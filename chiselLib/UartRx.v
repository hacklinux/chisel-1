==> flow/design.v <==
module UartRx(input clk, input reset,
    input [1:0] io_config_dataType,
    input  io_config_stopType,
    input [1:0] io_config_parityType,
    input [19:0] io_config_clockDivider,
    input  io_rx,
    output io_data_valid,
    output[7:0] io_data_bits_data,
    output io_data_bits_error
);
  wire T0;
  wire T1;
  wire T2;
  reg[0:0] sSum;
  wire T3;
  wire T4;
  wire sEvNewBit;
  wire T5;
  reg[19:0] sCounter;
  wire[19:0] T6;
  wire[19:0] T7;
  wire[19:0] T8;
  wire[19:0] T9;
  wire[18:0] T10;
  wire sEvStart;
  wire T11;
  wire T12;
  reg[0:0] sRx;
  reg[0:0] sRxBuffer;
  wire T13;
  reg[2:0] sState;
  wire T14;
  wire T15;
  wire T16;
  wire T17;
  wire T18;
  wire T19;
  reg[3:0] sBitIdx;
  wire T20;
  wire T21;
  wire T22;
  wire T23;
  wire T24;
  wire T25;
  wire T26;
  wire T27;
  wire T28;
  wire T29;
  wire T30;
  wire T31;
  wire T32;
  wire T33;
  wire[3:0] T34;
  wire[3:0] T35;
  wire[3:0] T36;
  wire[3:0] T37;
  wire T38;
  wire T39;
  wire T40;
  wire T41;
  wire T42;
  wire T43;
  wire T44;
  wire T45;
  wire T46;
  wire T47;
  wire T48;
  wire T49;
  wire T50;
  wire T51;
  wire T52;
  wire T53;
  wire T54;
  wire[2:0] T55;
  wire[2:0] T56;
  wire[2:0] T57;
  wire[2:0] T58;
  wire[2:0] T59;
  wire[2:0] T60;
  wire[2:0] T61;
  wire T62;
  wire T63;
  wire T64;
  wire T65;
  wire T66;
  wire T67;
  wire T68;
  wire T69;
  wire T70;
  wire T71;
  reg[7:0] soData;
  wire[7:0] T72;
  wire[15:0] T73;
  wire[15:0] T74;
  wire[15:0] T75;
  wire[15:0] T76;
  wire[15:0] T77;
  wire[15:0] T78;
  wire[15:0] T79;
  wire[15:0] T80;
  wire T81;
  assign io_data_bits_error = T0;
  assign T0 = T44 ? 1'h1 : T1;
  assign T1 = T70 ? T2 : 1'h0;
  assign T2 = sSum == 1'h0;
  assign T3 = T63 | T4;
  assign T4 = T62 & sEvNewBit;
  assign sEvNewBit = T5;
  assign T5 = sCounter == 20'h0;
  assign T6 = T5 ? io_config_clockDivider : T7;
  assign T7 = sEvStart ? T9 : T8;
  assign T8 = sCounter - 20'h1;
  assign T9 = {1'h0, T10};
  assign T10 = io_config_clockDivider >> 1'h1;
  assign sEvStart = T11;
  assign T11 = T13 & T12;
  assign T12 = sRx == 1'h0;
  assign T13 = 3'h0 == sState;
  assign T14 = T43 | T15;
  assign T15 = T41 & T16;
  assign T16 = T38 | T17;
  assign T17 = T19 & T18;
  assign T18 = io_config_stopType == 1'h1;
  assign T19 = sBitIdx == 4'h1;
  assign T20 = T21 | T4;
  assign T21 = T28 | T22;
  assign T22 = T24 & T23;
  assign T23 = io_config_parityType == 2'h0;
  assign T24 = T26 & T25;
  assign T25 = sBitIdx == 4'h7;
  assign T26 = T27 & sEvNewBit;
  assign T27 = 3'h2 == sState;
  assign T28 = sEvNewBit | T29;
  assign T29 = T31 & T30;
  assign T30 = sRx == 1'h0;
  assign T31 = T33 & T32;
  assign T32 = sEvNewBit == 1'h1;
  assign T33 = 3'h1 == sState;
  assign T34 = T4 ? 4'h0 : T35;
  assign T35 = T22 ? 4'h0 : T36;
  assign T36 = T29 ? 4'h0 : T37;
  assign T37 = sBitIdx + 4'h1;
  assign T38 = T40 & T39;
  assign T39 = io_config_stopType == 1'h0;
  assign T40 = sBitIdx == 4'h0;
  assign T41 = T42 & sEvNewBit;
  assign T42 = 3'h4 == sState;
  assign T43 = T46 | T44;
  assign T44 = T41 & T45;
  assign T45 = sRx == 1'h0;
  assign T46 = T47 | T4;
  assign T47 = T50 | T48;
  assign T48 = T24 & T49;
  assign T49 = T23 == 1'h0;
  assign T50 = T51 | T22;
  assign T51 = T54 | T52;
  assign T52 = T31 & T53;
  assign T53 = T30 == 1'h0;
  assign T54 = T11 | T29;
  assign T55 = T15 ? 3'h0 : T56;
  assign T56 = T44 ? 3'h0 : T57;
  assign T57 = T4 ? 3'h4 : T58;
  assign T58 = T48 ? 3'h3 : T59;
  assign T59 = T22 ? 3'h4 : T60;
  assign T60 = T52 ? 3'h0 : T61;
  assign T61 = T29 ? 3'h2 : 3'h1;
  assign T62 = 3'h3 == sState;
  assign T63 = T31 | T26;
  assign T64 = T4 ? T69 : T65;
  assign T65 = T26 ? T68 : T66;
  assign T66 = T67;
  assign T67 = io_config_parityType == 2'h2;
  assign T68 = sSum ^ sRx;
  assign T69 = sSum ^ sRx;
  assign T70 = T42 & T71;
  assign T71 = io_config_parityType != 2'h0;
  assign io_data_bits_data = soData;
  assign T72 = T73[3'h7:1'h0];
  assign T73 = T26 ? T75 : T74;
  assign T74 = {8'h0, soData};
  assign T75 = T77 | T76;
  assign T76 = sRx << sBitIdx;
  assign T77 = T80 & T78;
  assign T78 = ~ T79;
  assign T79 = 1'h1 << sBitIdx;
  assign T80 = {8'h0, soData};
  assign io_data_valid = T81;
  assign T81 = T15 ? 1'h1 : T44;
  always @(posedge clk) begin
    if(T3) begin
      sSum <= T64;
    end
    sCounter <= T6;
    sRx <= reset ? 1'h1 : sRxBuffer;
    sRxBuffer <= reset ? 1'h1 : io_rx;
    if(reset) begin
      sState <= 3'h0;
    end else if(T14) begin
      sState <= T55;
    end
    if(T20) begin
      sBitIdx <= T34;
    end
    soData <= T72;
  end
endmodule
* Reports on UartRx
What the tools print for UartRx, step after step.
Lines are those of the file above, counted from 1.
Operators carry their Yosys type and port widths (W data, S select, Z words).
The mark n/a stands for no value.
- Design top :: UartRx
- Clock input :: clk
- Library :: sky130hd
- Library corner :: tt_025C_1v80

* Word level
Counts by Yosys on the flattened word-level netlist (proc, flatten, opt, wreduce; memories kept). Register bits leave out memories and registers merged into their read ports (data or address). Print and check cells are left out. Cells with the same type and inputs are merged into one.
- $add $sub $neg :: 2
- Eq/ne operators :: 7
- Bitwise gates (word level) :: 36
- Mux-type cells :: 15
- Shifts and indexed selects :: 2
- Reductions and logical operators :: 6
** Operators by type and width (number)
- $mux W20 :: 2
- $sub A20 B1 Y20 const B :: 1
- $logic_not A20 Y1 :: 1
- $mux W3 :: 6
- $and A1 B1 Y1 :: 15
- $or A1 B1 Y1 :: 13
- $shl A1 B4 Y8 :: 1
- $shl A1 B4 Y8 const A :: 1
- $and A8 B8 Y8 :: 1
- $or A8 B8 Y8 :: 1
- $not A8 Y8 :: 1
- $mux W8 :: 1
- $eq A2 B3 Y1 const A :: 2
- $mux W1 :: 5
- $not A1 Y1 :: 4
- $add A4 B1 Y4 const B :: 1
- $eq A4 B1 Y1 const B :: 1
- $eq A4 B3 Y1 const B :: 1
- $logic_not A4 Y1 :: 1
- $eq A1 B3 Y1 const A :: 1
- $eq A3 B3 Y1 const A :: 1
- $logic_not A3 Y1 :: 1
- $reduce_or A3 Y1 :: 1
- $eq A2 B2 Y1 const B :: 1
- $logic_not A2 Y1 :: 1
- $reduce_bool A2 Y1 :: 1
- $mux W2 :: 1
- $xor A1 B1 Y1 :: 1
- Flip-flop bits (word level) :: 38
- Input bits :: 28
- Output and inout port bits :: 10
- Cells after elaboration :: 75

* Depth
Depth = most cells in a row (Yosys ltp): at word level without a register or memory, in the mapped netlist without a sequential cell, where the memories' decode and read muxes count.
- Word-level depth :: 10
- ABC_AREA :: 0
- Depth in mapped cells :: 9
- Mapped depth without buffers :: 7

* Netlist
The flow's flattened synthesis, as Yosys stat reports it; memories are mapped. The netlist is that of the ABC_AREA named above (0 if unset); the other value can give another one.
The area totals of this step are shown rounded.
** Cell types (number)
- sky130_fd_sc_hd__dfxtp_1 :: 27
- sky130_fd_sc_hd__edfxtp_1 :: 13
- sky130_fd_sc_hd__nor2_1 :: 34
- sky130_fd_sc_hd__o21ai_0 :: 25
- sky130_fd_sc_hd__nand2_1 :: 27
- sky130_fd_sc_hd__ha_1 :: 8
- sky130_fd_sc_hd__a21oi_1 :: 16
- sky130_fd_sc_hd__xnor2_1 :: 8
- sky130_fd_sc_hd__mux2i_1 :: 5
- sky130_fd_sc_hd__nand3_1 :: 9
- sky130_fd_sc_hd__xor2_1 :: 5
- sky130_fd_sc_hd__a22o_1 :: 4
- sky130_fd_sc_hd__buf_6 :: 3
- sky130_fd_sc_hd__inv_1 :: 9
- sky130_fd_sc_hd__or3_1 :: 5
- sky130_fd_sc_hd__nor3_1 :: 6
- sky130_fd_sc_hd__or4_1 :: 4
- sky130_fd_sc_hd__a211oi_1 :: 3
Other cell types: 29; their cells: 52.
- Sequential part of the area :: 931 um2
- Standard cells after synthesis :: 263
- Flip-flops :: 40
- Cell area after synthesis :: 2300 um2

* Worst setup path after synthesis
OpenSTA on the mapped netlist: ideal clock, no wires. The path of least setup slack (recovery checks aside). Input and output delay are each 20% of the period. Register names are those of the netlist, which keeps one name where synthesis merged equal registers.
- Path kind :: register -> output
- Start point :: reg sCounter[0]
- End point :: out io_data_bits_error
- Stages on the path :: 9
- Buffers on the path :: 2
- Delay of the path :: 1.961 ns
- Arrival time :: 1.961 ns
- Path slack :: 2.311 ns
- Required time :: 4.272 ns
- Clock period :: 5.34 ns
- Synthesis period reached :: 3.029 ns
"delay of the path" is the arrival time less input delay plus setup time.
At an output port there is no setup time.
"stages on the path" counts driving pins, that of a launching flip-flop among them; a cell with two outputs on the path counts twice.
"synthesis period reached" is the clock period less the worst setup slack; recovery checks do not enter. This is arithmetic on one report: input and output delays are still those of the set period (20% each).
The rows between start and end are the longest chain of elaborated cells between them; the timing report does not say that the signal goes this way. Where chains are equally long, one stands for them.
Each line given opens the expression or statement behind the cell; cells for indexed reads and writes are added by Yosys, which also makes memories of some case tables.
- Cell sequence :: sky130_fd_sc_hd__dfxtp_1 > sky130_fd_sc_hd__inv_1 > sky130_fd_sc_hd__ha_1 > sky130_fd_sc_hd__or4b_2 > sky130_fd_sc_hd__or3_1 > sky130_fd_sc_hd__buf_6 > sky130_fd_sc_hd__buf_6 > sky130_fd_sc_hd__o22ai_1 > sky130_fd_sc_hd__and2_1
- Length of the longest elaborated chain :: 4
- Elaborated cells on any way between the ends :: 4
- RTL lines with such cells :: 4
- Classes of those cells :: mux (1); logic (2); reduce/logical (1)
** RTL lines, path post-synthesis
- start: declaration :: RTL line 19 : reg[19:0] sCounter;
- start: assignment :: RTL line 193 : sCounter <= T6;
- $logic_not A20 Y1 :: RTL line 109 : assign T5 = sCounter == 20'h0;
- $and A1 B1 Y1 :: RTL line 146 : assign T41 = T42 & sEvNewBit;
- $and A1 B1 Y1 :: RTL line 149 : assign T44 = T41 & T45;
- $mux W1 :: RTL line 103 : assign T0 = T44 ? 1'h1 : T1;
- end: declaration :: RTL line 9 : output io_data_bits_error

* Worst path after layout
From the final timing report of stored run 1: the path of least setup slack in the routed layout; clock arrival at registers is part of the times.
- Path kind :: register -> output
- Start point :: reg sCounter[0]
- End point :: out io_data_bits_error
- Stages on the path :: 8
- Buffers on the path :: 1
- Clock period :: 1.47 ns
- Required time :: 1.18 ns
- Arrival time :: 2.02 ns
- Path slack :: -0.84 ns
The rows between start and end are the longest chain of elaborated cells between them; the timing report does not say that the signal goes this way. Where chains are equally long, one stands for them.
- Cell sequence :: sky130_fd_sc_hd__dfxtp_2 > sky130_fd_sc_hd__inv_2 > sky130_fd_sc_hd__ha_1 > sky130_fd_sc_hd__or4b_4 > sky130_fd_sc_hd__or3_4 > sky130_fd_sc_hd__o22ai_2 > sky130_fd_sc_hd__and2_4 > sky130_fd_sc_hd__buf_6
- Length of the longest elaborated chain :: 4
- Elaborated cells on any way between the ends :: 4
- RTL lines with such cells :: 4
- Classes of those cells :: mux (1); logic (2); reduce/logical (1)
** RTL lines, path after layout
- start: declaration :: RTL line 19 : reg[19:0] sCounter;
- start: assignment :: RTL line 193 : sCounter <= T6;
- $logic_not A20 Y1 :: RTL line 109 : assign T5 = sCounter == 20'h0;
- $and A1 B1 Y1 :: RTL line 146 : assign T41 = T42 & sEvNewBit;
- $and A1 B1 Y1 :: RTL line 149 : assign T44 = T41 & T45;
- $mux W1 :: RTL line 103 : assign T0 = T44 ? 1'h1 : T1;
- end: declaration :: RTL line 9 : output io_data_bits_error

Measured data: module UartRx, platform sky130hd, 2 stored runs of the flow under differing settings, order arbitrary. Input and output delays are each 20% of the period that was set; the output load is 0.01 pF.
By "clock period reached" is meant the clock period of the run minus its worst setup slack. This is arithmetic on one report: input and output delays are still those of the set period (20% each).
"time used up by the worst setup path" means the part of the period allowed to the worst setup path (the constraints hold back 20% at inputs and 20% at outputs) less its slack; where the path has registers, the arrival times of their clocks count too.
"total power after layout" is the tool's figure for a default switching activity; nothing was simulated.
Measured values are rounded.

* Stored run 1
** Files
==> flow/run.sh <==
#!/bin/bash
# the make line also repeats the synthesis and layout settings of config.mk as NAME=value (left out here)
make -C /OpenROAD-flow-scripts/flow DESIGN_CONFIG=/design/flow/config.mk WORK_HOME=/design/flow/orfs CLKGATE_MAP_FILE= finish
==> flow/config.mk <==
export PLATFORM = sky130hd
export DESIGN_NAME = UartRx
export DESIGN_NICKNAME = UartRx
export VERILOG_FILES = /design/flow/design.v
export SDC_FILE = /design/flow/constraint.sdc
export NUM_CORES = 4
export LEC_CHECK = 0
export CAP_MARGIN = 0
export CORE_MARGIN = 10
export CORE_UTILIZATION = 15
export CTS_CLUSTER_DIAMETER = 255
export CTS_CLUSTER_SIZE = 37
export PLACE_DENSITY_LB_ADDON = 0.08
export SETUP_SLACK_MARGIN = 0.33
export SLEW_MARGIN = 20
export TNS_END_PERCENT = 75
==> flow/constraint.sdc <==
create_clock -name core_clock -period 1.47 [get_ports {clk}]
set_input_delay 0.2940 -clock core_clock [delete_from_list [all_inputs] [get_ports {clk}]]
set_output_delay 0.2940 -clock core_clock [all_outputs]
set_load 0.01 [all_outputs]
** Results
- Total negative slack :: -29.9 ns
- Standard-cell area after routing :: 3740 um2
- Post-route worst hold slack :: 0.411 ns
- Post-route utilization :: 24.8 %
- Clock period reached :: 2.313 ns
- Time used up by the worst setup path :: 2.02 ns
- Class of the worst setup path :: register -> output
- Total power after layout :: 0.00392 W
- Chip area in the Yosys report :: 2300 um2
- Area of the die :: 20700 um2
- Smallest setup slack :: -0.843 ns

* Stored run 2
** Files
==> flow/run.sh <==
#!/bin/bash
# the make line also repeats the synthesis and layout settings of config.mk as NAME=value (left out here)
make -C /OpenROAD-flow-scripts/flow DESIGN_CONFIG=/design/flow/config.mk WORK_HOME=/design/flow/orfs CLKGATE_MAP_FILE= finish
==> flow/config.mk <==
export PLATFORM = sky130hd
export DESIGN_NAME = UartRx
export DESIGN_NICKNAME = UartRx
export VERILOG_FILES = /design/flow/design.v
export SDC_FILE = /design/flow/constraint.sdc
export NUM_CORES = 4
export LEC_CHECK = 0
export CAP_MARGIN = 20
export CORE_ASPECT_RATIO = 1.74
export CORE_MARGIN = 2
export CORE_UTILIZATION = 21
export CTS_CLUSTER_DIAMETER = 303
export HOLD_SLACK_MARGIN = -0.01
export PLACE_DENSITY_LB_ADDON = 0.0
export SETUP_SLACK_MARGIN = -0.04
export SLEW_MARGIN = 25
export TNS_END_PERCENT = 45
==> flow/constraint.sdc <==
create_clock -name core_clock -period 1.38 [get_ports {clk}]
set_input_delay 0.2760 -clock core_clock [delete_from_list [all_inputs] [get_ports {clk}]]
set_output_delay 0.2760 -clock core_clock [all_outputs]
set_load 0.01 [all_outputs]
** Results
- Total negative slack :: -36.1 ns
- Standard-cell area after routing :: 3620 um2
- Post-route worst hold slack :: 0.424 ns
- Post-route utilization :: 33.8 %
- Clock period reached :: 2.311 ns
- Time used up by the worst setup path :: 2.03 ns
- Class of the worst setup path :: register -> output
- Total power after layout :: 0.00421 W
- Chip area in the Yosys report :: 2300 um2
- Area of the die :: 11800 um2
- Smallest setup slack :: -0.931 ns
