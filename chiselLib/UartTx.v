==> flow/design.v <==
module UartTx(input clk, input reset,
    input [1:0] io_config_dataType,
    input  io_config_stopType,
    input [1:0] io_config_parityType,
    input [19:0] io_config_clockDivider,
    output io_data_ready,
    input  io_data_valid,
    input [8:0] io_data_bits,
    output io_tx
);
  reg[0:0] tx;
  wire T0;
  wire T1;
  wire T2;
  wire T3;
  wire T4;
  wire T5;
  wire T6;
  reg[2:0] sState;
  wire[2:0] T7;
  wire[2:0] T8;
  wire[2:0] T9;
  wire[2:0] T10;
  wire[2:0] T11;
  wire[2:0] T12;
  wire[2:0] T13;
  wire T14;
  wire T15;
  wire T16;
  wire sEvNewBit;
  wire T17;
  reg[19:0] sCounter;
  wire[19:0] T18;
  wire[19:0] T19;
  wire[19:0] T20;
  wire sEvStart;
  wire T21;
  wire lockingForJob;
  wire T22;
  wire T23;
  wire T24;
  wire T25;
  wire[11:0] T26;
  wire[11:0] stopBitCount;
  wire[11:0] T27;
  wire[1:0] T28;
  wire T29;
  wire[11:0] T30;
  reg[3:0] sBitIdx;
  wire[3:0] T31;
  wire[3:0] T32;
  wire[3:0] T33;
  wire[3:0] T34;
  wire[3:0] T35;
  wire T36;
  wire T37;
  wire[3:0] T38;
  wire[3:0] dataBitCount;
  wire[3:0] T39;
  wire[3:0] T40;
  wire[3:0] T41;
  wire T42;
  wire T43;
  wire T44;
  wire T45;
  wire T46;
  wire T47;
  wire T48;
  wire[3:0] T49;
  wire T50;
  wire T51;
  wire T52;
  wire T53;
  wire T54;
  wire T55;
  wire T56;
  wire T57;
  wire T58;
  wire T59;
  wire T60;
  wire T61;
  wire T62;
  reg[0:0] sSum;
  wire T63;
  wire T64;
  wire T65;
  wire T66;
  wire T67;
  wire T68;
  wire T69;
  assign io_tx = tx;
  assign T0 = reset ? 1'h1 : T1;
  assign T1 = T69 ? 1'h1 : T2;
  assign T2 = T68 ? sSum : T3;
  assign T3 = T62 ? T61 : T4;
  assign T4 = T60 ? 1'h0 : T5;
  assign T5 = T6 ? 1'h1 : tx;
  assign T6 = 3'h0 == sState;
  assign T7 = reset ? 3'h0 : T8;
  assign T8 = T21 ? 3'h1 : T9;
  assign T9 = T23 ? 3'h0 : T10;
  assign T10 = T58 ? 3'h4 : T11;
  assign T11 = T56 ? 3'h3 : T12;
  assign T12 = T54 ? 3'h4 : T13;
  assign T13 = T14 ? 3'h2 : sState;
  assign T14 = T16 & T15;
  assign T15 = 3'h1 == sState;
  assign T16 = sEvNewBit == 1'h1;
  assign sEvNewBit = T17;
  assign T17 = sCounter == 20'h0;
  assign T18 = T17 ? io_config_clockDivider : T19;
  assign T19 = sEvStart ? io_config_clockDivider : T20;
  assign T20 = sCounter - 20'h1;
  assign sEvStart = T21;
  assign T21 = lockingForJob & io_data_valid;
  assign lockingForJob = T22;
  assign T22 = T53 ? 1'h1 : T23;
  assign T23 = T51 & T24;
  assign T24 = T25 == 1'h0;
  assign T25 = T30 != T26;
  assign T26 = stopBitCount - 12'h1;
  assign stopBitCount = T27;
  assign T27 = {10'h0, T28};
  assign T28 = T29 ? 2'h2 : 2'h1;
  assign T29 = 1'h1 == io_config_stopType;
  assign T30 = {8'h0, sBitIdx};
  assign T31 = T50 ? T49 : T32;
  assign T32 = T47 ? 4'h0 : T33;
  assign T33 = T36 ? T35 : T34;
  assign T34 = T14 ? 4'h0 : sBitIdx;
  assign T35 = sBitIdx + 4'h1;
  assign T36 = T45 & T37;
  assign T37 = sBitIdx != T38;
  assign T38 = dataBitCount - 4'h1;
  assign dataBitCount = T39;
  assign T39 = T44 ? 4'h9 : T40;
  assign T40 = T43 ? 4'h8 : T41;
  assign T41 = T42 ? 4'h7 : 4'h8;
  assign T42 = 2'h0 == io_config_dataType;
  assign T43 = 2'h1 == io_config_dataType;
  assign T44 = 2'h2 == io_config_dataType;
  assign T45 = T16 & T46;
  assign T46 = 3'h2 == sState;
  assign T47 = T45 & T48;
  assign T48 = T37 == 1'h0;
  assign T49 = sBitIdx + 4'h1;
  assign T50 = T51 & T25;
  assign T51 = T16 & T52;
  assign T52 = 3'h4 == sState;
  assign T53 = sState == 3'h0;
  assign T54 = T47 & T55;
  assign T55 = io_config_parityType == 2'h0;
  assign T56 = T47 & T57;
  assign T57 = T55 == 1'h0;
  assign T58 = T16 & T59;
  assign T59 = 3'h3 == sState;
  assign T60 = 3'h1 == sState;
  assign T61 = io_data_bits[sBitIdx];
  assign T62 = 3'h2 == sState;
  assign T63 = T45 ? T66 : T64;
  assign T64 = T14 ? T65 : sSum;
  assign T65 = io_config_parityType == 2'h2;
  assign T66 = sSum ^ T67;
  assign T67 = io_data_bits[sBitIdx];
  assign T68 = 3'h3 == sState;
  assign T69 = 3'h4 == sState;
  assign io_data_ready = T23;
  always @(posedge clk) begin
    if(reset) begin
      tx <= 1'h1;
    end else if(T69) begin
      tx <= 1'h1;
    end else if(T68) begin
      tx <= sSum;
    end else if(T62) begin
      tx <= T61;
    end else if(T60) begin
      tx <= 1'h0;
    end else if(T6) begin
      tx <= 1'h1;
    end
    if(reset) begin
      sState <= 3'h0;
    end else if(T21) begin
      sState <= 3'h1;
    end else if(T23) begin
      sState <= 3'h0;
    end else if(T58) begin
      sState <= 3'h4;
    end else if(T56) begin
      sState <= 3'h3;
    end else if(T54) begin
      sState <= 3'h4;
    end else if(T14) begin
      sState <= 3'h2;
    end
    if(T17) begin
      sCounter <= io_config_clockDivider;
    end else if(sEvStart) begin
      sCounter <= io_config_clockDivider;
    end else begin
      sCounter <= T20;
    end
    if(T50) begin
      sBitIdx <= T49;
    end else if(T47) begin
      sBitIdx <= 4'h0;
    end else if(T36) begin
      sBitIdx <= T35;
    end else if(T14) begin
      sBitIdx <= 4'h0;
    end
    if(T45) begin
      sSum <= T66;
    end else if(T14) begin
      sSum <= T65;
    end
  end
endmodule
# == From RTL to reports: UartTx ==
# What the tools print for UartTx, step after step.
# Lines are those of the file above, counted from 1.
# Operators carry their Yosys type and port widths (W data, S select, Z words).
# Cell names lack the library's common part.
# A cell with n/a has no value.
# inputs
top_module,UartTx
clk_port,clk
cell_library,sky130hd
lib_corner,tt_025C_1v80

# == Elaborated design ==
# Source: Yosys, flattened and elaborated, memories not mapped. Widths are those after wreduce. Registers that Yosys merges into a memory's read port (data or address) are not register bits. Print and check cells do not count. Equal cells are merged and count once.
# word_totals
reg_bits,29
latch_bits,0
mem_bits_rw,0
romBits,0
clocked_rd_ports_x_width,0
mem_count,0
input_bits,37
output_inout_bits,2
wordCells,72
# classes
addsub,4
multipliers,0
n_div,0
cmp,0
n_eq,9
n_shift,1
mux,23
bitwise,15
reduce_logical,13
# op_table
operator,n
$mux W20,2
$mux W4,7
$sub A20 B1 Y20 const B,1
$logic_not A20 Y1,1
$ne A4 B12 Y1,1
$reduce_bool A4 Y1,3
$mux W3,4
$and A1 B1 Y1,11
$shiftx A9 B4 Y1,1
$mux W1,9
$eq A2 B3 Y1 const A,2
$reduce_bool A6 Y1,1
$logic_not A2 Y1,2
$add A4 B1 Y4 const B,1
$sub A4 B1 Y4 const B,1
$ne A4 B4 Y1,1
$reduce_or A4 Y1,1
$eq A1 B3 Y1 const A,1
$not A1 Y1,3
$sub A2 B1 Y3 const B,1
$eq A3 B3 Y1 const A,1
$logic_not A3 Y1,1
$reduce_bool A3 Y1,1
$reduce_or A3 Y1,1
$eq A1 B2 Y1 const A,1
$eq A2 B2 Y1 const A,1
$eq A2 B2 Y1 const B,1
$reduce_bool A2 Y1,1
# Other operator kinds: 3; their cells: 3.

# == Depth ==
# Longest topological path by Yosys (ltp), each cell counted once; first at word level (registers and memories cut), then after technology mapping (sequential cells cut; the memories' decode and read muxes count).
# depth
ltp_word,14
ABC_AREA,0
depth_mapped,8
depth_no_buf,7

# == Mapped cells and area ==
# Yosys stat after the flow's synthesis: flattened, memories mapped to cells. It holds for the ABC_AREA given above (unset counts as 0); a run with the other value may have another netlist.
# The area totals of this step are shown rounded.
# types
type,n,type_area_um2
dfxtp_1,26,520.499
edfxtp_1,5,150.144
o21ai_0,26,130.125
nand2_1,32,120.115
xnor2_1,12,105.101
nor2_1,23,86.333
xor2_1,9,78.826
a21oi_1,9,45.043
ha_1,3,37.536
nor2b_1,5,31.28
clkbuf_1,7,26.275
nor4_1,4,25.024
mux4_2,1,22.522
o31ai_1,3,22.522
nor4_4,1,21.27
nand3_1,4,20.019
nor3_1,4,20.019
inv_1,5,18.768
# Other cell types: 23; their cells: 28.
# mapped
stdcells,207
area_um2,1690
sequential_area_um2,671
ff_cells,31
buffers,11

# == Worst setup path after synthesis ==
# Path of least setup slack by OpenSTA after synthesis, without wires, with an ideal clock, recovery checks aside; 20% of the period is set as input and as output delay. Where synthesis merged equal registers, the netlist keeps one of their names.
# synth_path
kind,reg-to-output
startpoint,reg sCounter[6]
endpoint,out io_data_ready
tclk_ns,3.53
output_delay_ns,0.706
t_first_pin_ns,0.000
t_arrival_ns,1.345
required_ns,2.824
path_slack_ns,1.479
delay_ns,1.345
stages,5
path_buffers,0
period_less_setup_slack_ns,2.051
# "delay_ns" is the arrival time less input delay plus setup time.
# A path that ends at an output port has no setup time.
# "stages" counts driving pins, that of a launching flip-flop among them; a cell with two outputs on the path counts twice.
# "period_less_setup_slack_ns" is the clock period less the worst setup slack; recovery checks do not enter. This is arithmetic on one report: input and output delays are still those of the set period (20% each).
# Between the ends stands the longest chain of elaborated cells between them, by number of cells; it is not shown to be the way that was timed. Of several equally long chains one is given.
# Each line given opens the expression or statement behind the cell; cells for indexed reads and writes are added by Yosys, which also makes memories of some case tables.
# At most two assigning lines are given for a register; there are more.
# synth_via
path_cell_list,dfxtp_1 > or3_4 > nor4_4 > nand3_2 > nor2_1
elab_chain_cells,3
cone_cells,3
cone_lines,3
cone_classes,logic (2); reduce/logical (1)
# synth_lines
element,line_no,text
"start, declared",32,reg[19:0] sCounter;
"start, assigned",198,sCounter <= io_config_clockDivider;
"start, assigned",200,sCounter <= io_config_clockDivider;
$logic_not A20 Y1,110,assign T17 = sCounter == 20'h0;
$and A1 B1 Y1,148,assign T51 = T16 & T52;
$and A1 B1 Y1,118,assign T23 = T51 & T24;
"end, declared",6,"output io_data_ready,"

# == Timing after layout ==
# From the final timing report of run 1: the path of least setup slack in the routed layout; clock arrival at registers is part of the times.
# layout_path
kind,reg-to-reg
startpoint,reg sCounter[11]
endpoint,reg sState
tclk_ns,1.36
setup_time_ns,0.06
t_first_pin_ns,0.28
t_arrival_ns,2.10
required_ns,1.58
path_slack_ns,-0.53
stages,7
path_buffers,1
# An end named without its bit number is one bit of that signal or, where synthesis recoded a state register, one of its new flip-flops.
# Between the ends stands the longest chain of elaborated cells between them, by number of cells; it is not shown to be the way that was timed. Of several equally long chains one is given.
# At most two assigning lines are given for a register; there are more.
# layout_via
path_cell_list,dfxtp_2 > nor4_4 > and2b_2 > nand3_4 > buf_6 > or4b_1 > a21oi_1
elab_chain_cells,9
cone_cells,22
cone_lines,17
cone_classes,mux (7); logic (9); reduce/logical (6)
# layout_lines
element,line_no,text
"start, declared",32,reg[19:0] sCounter;
"start, assigned",198,sCounter <= io_config_clockDivider;
"start, assigned",200,sCounter <= io_config_clockDivider;
$logic_not A20 Y1,110,assign T17 = sCounter == 20'h0;
$and A1 B1 Y1,142,assign T45 = T16 & T46;
$and A1 B1 Y1,144,assign T47 = T45 & T48;
$and A1 B1 Y1,151,assign T54 = T47 & T55;
$mux W3,192,end else if(T54) begin
$mux W3,190,end else if(T56) begin
$mux W3,188,end else if(T58) begin
$mux W1,186,end else if(T23) begin
$mux W1,184,end else if(T21) begin
"end, assigned",183,sState <= 3'h0;
"end, assigned",185,sState <= 3'h1;
"end, declared",19,reg[2:0] sState;

# 2 stored runs of UartTx in the flow (synthesis by Yosys, layout by OpenROAD, sky130hd cells), in arbitrary order. Constraints: input delay and output delay 20% of the set period each, output load 0.01 pF.
# "period_reached_ns" means the clock period less the worst setup slack. The figure is calculated, with input and output delays left at 20% of the set period.
# By "worst_path_ns" is meant the share of the clock period that the worst setup path is allowed (20% is reserved at inputs, 20% at outputs), minus its slack. Clock arrival times at its registers enter into it.
# "design_power_uw" is the tool's figure for a default switching activity; nothing was simulated.
# Values from the reports are rounded here.
# Settings: n/a = not set for that run.
setting or result,run 1,run 2
period_ns,1.36,2.88
CORE_UTILIZATION,34,40
SETUP_SLACK_MARGIN,0.17,n/a
PLACE_DENSITY_LB_ADDON,0.21,n/a
TNS_END_PERCENT,70,n/a
GPL_TIMING_DRIVEN,0,n/a
CTS_CLUSTER_SIZE,30,n/a
CTS_CLUSTER_DIAMETER,271,n/a
CAP_MARGIN,20,20
CORE_MARGIN,2,2
SLEW_MARGIN,20,20
worst_path_ns,1.89,2.14
timing.worst_path_kind,reg-to-reg,reg-to-output
final_util_frac,0.568,0.546
timing.setup.ws_ns,-0.528,0.165
die_um2,5550,4760
tns_ns,-15.0,0.000
synthesis_area_um2,1690,1690
period_reached_ns,1.888,2.715
design_power_uw,2800,1200
